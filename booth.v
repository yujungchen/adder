==> flow/design.v <==
module Booth(
	input [15:0] a,
	input [15:0] b,
	input en,
	input clk,
	input rst,
	output [31:0] res,
	output ack);
	parameter IDLE = 2'b00;
	parameter COMPUTE = 2'b01;
	parameter DONE = 2'b10;
	reg [1:0] cur_state;
	reg [1:0] nxt_state;
	reg [31:0] res_r, res_w;
	reg [32:0] tmp_res_r, tmp_res_w;
	reg [15:0] a_r, b_r;
	reg [15:0] a_w, b_w;
	reg [4:0] cnt_r, cnt_w;
	always@(posedge clk or posedge rst) begin
		if(rst) begin
			cur_state <= 2'd0;
			a_r <= 16'd0;
			b_r <= 16'd0;
			res_r <= 32'd0;
			cnt_r <= 5'd0;
			tmp_res_r <= 33'd0;
		end
		else begin
			cur_state <= nxt_state;
			a_r <= a_w;
			b_r <= b_w;
			res_r <= res_w;
			cnt_r <= cnt_w;
			tmp_res_r <= tmp_res_w;
		end
	end
	always@(*)begin
		if(en) begin
			a_w = a;
			b_w = b;
		end
		else begin
			a_w = a_r;
			b_w = b_r;
		end
	end
	reg compute_done;
	always@(*)begin
		if(cur_state == COMPUTE) begin
			if(cnt_r < 5'd16) begin
				cnt_w = cnt_r + 5'd1;
				compute_done = 1'b0;
			end
			else begin
				cnt_w = 5'd0;
				compute_done = 1'b1;
			end
		end
		else begin
			cnt_w = cnt_r;
			compute_done = 1'b0;
		end
	end
	wire [1:0] cond;
	assign cond = {tmp_res_r[1:0]};
	wire [15:0] b_2comp;
	assign b_2comp = ~b_r + 16'd1;
	reg [15:0] temp_sum;
	always@(*)begin
		if(cur_state == COMPUTE) begin
		 	if(cnt_r == 5'd0) begin
				tmp_res_w = {16'd0, a, 1'b0};
			end
			else begin
				case (cond) 
					2'b00: begin
						tmp_res_w = {tmp_res_r[32], tmp_res_r[32:1]};
					end
					2'b01: begin
						temp_sum = tmp_res_r[32:17] + b_r;
						tmp_res_w = {temp_sum[15], temp_sum, tmp_res_r[16:1]};
					end
					2'b10: begin
						temp_sum = tmp_res_r[32:17] + b_2comp;
						tmp_res_w = {temp_sum[15], temp_sum, tmp_res_r[16:1]};
					end
					2'b11: begin
						tmp_res_w = {tmp_res_r[32], tmp_res_r[32:1]};
					end
				endcase
			end
			res_w = tmp_res_w[32:1];
		end
		else begin
			tmp_res_w = tmp_res_r;
			res_w = res_r;
		end
	end
	assign ack = (cur_state == DONE) ? 1'b1 : 1'b0;
	always@(*)begin
		case (cur_state)
			IDLE: begin
				if(en) begin
					nxt_state = COMPUTE;
				end
				else begin
					nxt_state = IDLE;
				end
			end
			COMPUTE:begin
				if(compute_done) begin
					nxt_state = DONE;
				end
				else begin
					nxt_state = COMPUTE;
				end
			end
			DONE:begin
				nxt_state = IDLE;
			end
			default:begin
				nxt_state = IDLE;
			end
		endcase
	end
endmodule
# From RTL to reports: Booth
# What the tools print for Booth, step after step.
# Line numbers count from 1 in the design file above.
# Operators carry their Yosys type and port widths (W data, S select, Z words).
# The mark -- stands for no value.
# design
top,Booth
clock_port,clk
cell_library,sky130hd
lib_corner,tt_025C_1v80

# Elaborated design
# Source: Yosys, flattened and elaborated, memories not mapped. Widths are those after wreduce; folded enables and synchronous resets count as part of the registers. Registers that Yosys merges into a memory's read port (data or address) are not register bits. Print and check cells do not count. Equal cells are merged and count once.
# op_classes
n_addsub,1
cmp,1
equal,2
n_mux,7
reduce_logical,1
# ops
cell,count
$add A5 B1 Y5 const B,1
$lt A5 B5 Y1 const B,1
$mux W5,1
$pmux W2 S2,1
$mux W1,4
$eq A2 B1 Y1 const B,1
$eq A2 B2 Y1 const B,1
$logic_not A2 Y1,1
$mux W2,1
# word_totals
register_bits,7
output_inout_bits,33

# Logic depth
# Yosys ltp: most cells in a row. Word level: on the elaborated netlist, between registers, memories and ports. Mapped: between sequential cells and ports; inverters and the memories' decode and read muxes count.
# logic_depth
word_depth,5
ABC_AREA,0
depth_mapped,4
ltp_nobuf,4

# After synthesis
# Source: synth_stat.txt of the flow (Yosys; design flattened, memories mapped). It holds for the ABC_AREA given above (unset counts as 0); a run with the other value may have another netlist.
# Totals and module areas in this step are rounded.
# synth_totals
stdcells,64
area_um2,620
ff_cells,8
buffers,33
# by_type
cell_type,count
sky130_fd_sc_hd__buf_4,32
sky130_fd_sc_hd__dfrtp_1,7
sky130_fd_sc_hd__dfstp_2,1
sky130_fd_sc_hd__mux2i_1,2
sky130_fd_sc_hd__inv_1,4
sky130_fd_sc_hd__mux2_4,1
sky130_fd_sc_hd__nand2b_4,1
sky130_fd_sc_hd__ha_1,1
sky130_fd_sc_hd__o22ai_2,1
sky130_fd_sc_hd__buf_6,1
sky130_fd_sc_hd__nand2b_2,1
sky130_fd_sc_hd__o311ai_1,1
sky130_fd_sc_hd__a21o_1,1
sky130_fd_sc_hd__and2_2,1
sky130_fd_sc_hd__nand2_1,2
sky130_fd_sc_hd__nand3b_1,1
sky130_fd_sc_hd__nand2_2,1
sky130_fd_sc_hd__nand4_1,1
# Other cell types: 4; their cells: 4.

# Path before layout
# Path of least setup slack by OpenSTA after synthesis, without wires, with an ideal clock, recovery checks aside; 20% of the period is set as input and as output delay. Where synthesis merged equal registers, the netlist keeps one of their names.
# synth_path
kind,register to register
startpoint,reg cnt_r[0]
endpoint,reg cnt_r[2]
period_ps,1120
t_first_pin_ps,0
t_arrival_ps,978
t_required_ps,1040
setup_slack_ps,62
delay_ps,1058
stages,4
path_buffers,0
synth_period_reached_ps,1058
# "delay_ps" is the arrival time less input delay plus setup time.
# "stages" counts driving pins, that of a launching flip-flop among them; a cell with two outputs on the path counts twice.
# "synth_period_reached_ps" = period - worst setup slack (recovery checks aside). The figure is calculated, with input and output delays left at 20% of the set period.
# Between the ends stands the longest chain of elaborated cells between them, by number of cells; it is not shown to be the way that was timed. Of several equally long chains one is given.
# Each line given opens the expression or statement behind the cell; cells for indexed reads and writes are added by Yosys, which also makes memories of some case tables.
# synth_via
cell_sequence,sky130_fd_sc_hd__dfrtp_1 > sky130_fd_sc_hd__ha_1 > sky130_fd_sc_hd__mux2_4 > sky130_fd_sc_hd__o22ai_2
elab_chain_len,2
cells_between,3
lines_between,2
classes_between,1 x add/sub; 1 x compare; 1 x mux
# synth_rtl
item,line,source
start: declaration,18,"reg [4:0] cnt_r, cnt_w;"
start: assignment,25,cnt_r <= 5'd0;
start: assignment,33,cnt_r <= cnt_w;
$add A5 B1 Y5,51,cnt_w = cnt_r + 5'd1;
$mux W5,50,if(cnt_r < 5'd16) begin
end: assignment,25,
end: assignment,33,
end: declaration,18,

# Timing after layout
# Path of least setup slack in the final report of job 2 (OpenROAD, finished layout, wires in). Where an end is a register, its clock arrival counts in the times.
# The report prints the path's times to 10 ps; the period is as set.
# layout_path
kind,register to register
startpoint,reg cnt_r[1]
endpoint,reg cnt_r[3]
period_ps,942
t_first_pin_ps,250
t_arrival_ps,1170
t_required_ps,1060
setup_slack_ps,-110
stages,5
path_buffers,1
# Between the ends stands the longest chain of elaborated cells between them, by number of cells; it is not shown to be the way that was timed. Of several equally long chains one is given.
# layout_via
cell_sequence,sky130_fd_sc_hd__dfrtp_1 > sky130_fd_sc_hd__buf_4 > sky130_fd_sc_hd__nand3_1 > sky130_fd_sc_hd__nand3b_1 > sky130_fd_sc_hd__o311ai_2
elab_chain_len,2
cells_between,3
lines_between,2
classes_between,1 x add/sub; 1 x compare; 1 x mux
# layout_rtl
item,line,source
start: declaration,18,"reg [4:0] cnt_r, cnt_w;"
start: assignment,25,cnt_r <= 5'd0;
start: assignment,33,cnt_r <= cnt_w;
$add A5 B1 Y5,51,cnt_w = cnt_r + 5'd1;
$mux W5,50,if(cnt_r < 5'd16) begin
end: assignment,25,
end: assignment,33,
end: declaration,18,

# Measured results for Booth: 2 stored runs of the Yosys and OpenROAD flow on sky130hd. The settings differ; the order carries no meaning. The constraints put input and output delay at 20% of the set period each and load the outputs with 0.01 pF.
# By "achieved_clock_period_ps" is meant the clock period of the run minus its worst setup slack. This is arithmetic on one report: input and output delays are still those of the set period (20% each).
# "final_power_mw" is the tool's figure for a default switching activity; nothing was simulated.
# Measured values are rounded.
# Among the settings, n/a means not set for that run.
# Results: n/a = not shown.
name,job 1,job 2
period_ns,1.73,0.942
CORE_UTILIZATION,44,59
PLACE_DENSITY,0.59,n/a
CORE_ASPECT_RATIO,0.6,n/a
ABC_AREA,0,0
GPL_TIMING_DRIVEN,1,n/a
GPL_ROUTABILITY_DRIVEN,1,n/a
CAP_MARGIN,0,20
CORE_MARGIN,2,2
SLEW_MARGIN,20,20
SETUP_SLACK_MARGIN,n/a,0.2
PLACE_DENSITY_LB_ADDON,n/a,0.12
CELL_PAD_IN_SITES_DETAIL_PLACEMENT,n/a,1
TNS_END_PERCENT,n/a,20
MIN_ROUTING_LAYER,n/a,met1
MAX_ROUTING_LAYER,n/a,met5
synth_chip_area_um2,n/a,620
die_um2,n/a,1300
final_power_mw,n/a,1.9
util_pct,n/a,69
ws_setup_ps,n/a,-110
achieved_clock_period_ps,n/a,1054
# Job 1: no final report: floorplanning broke off with PDN-0185
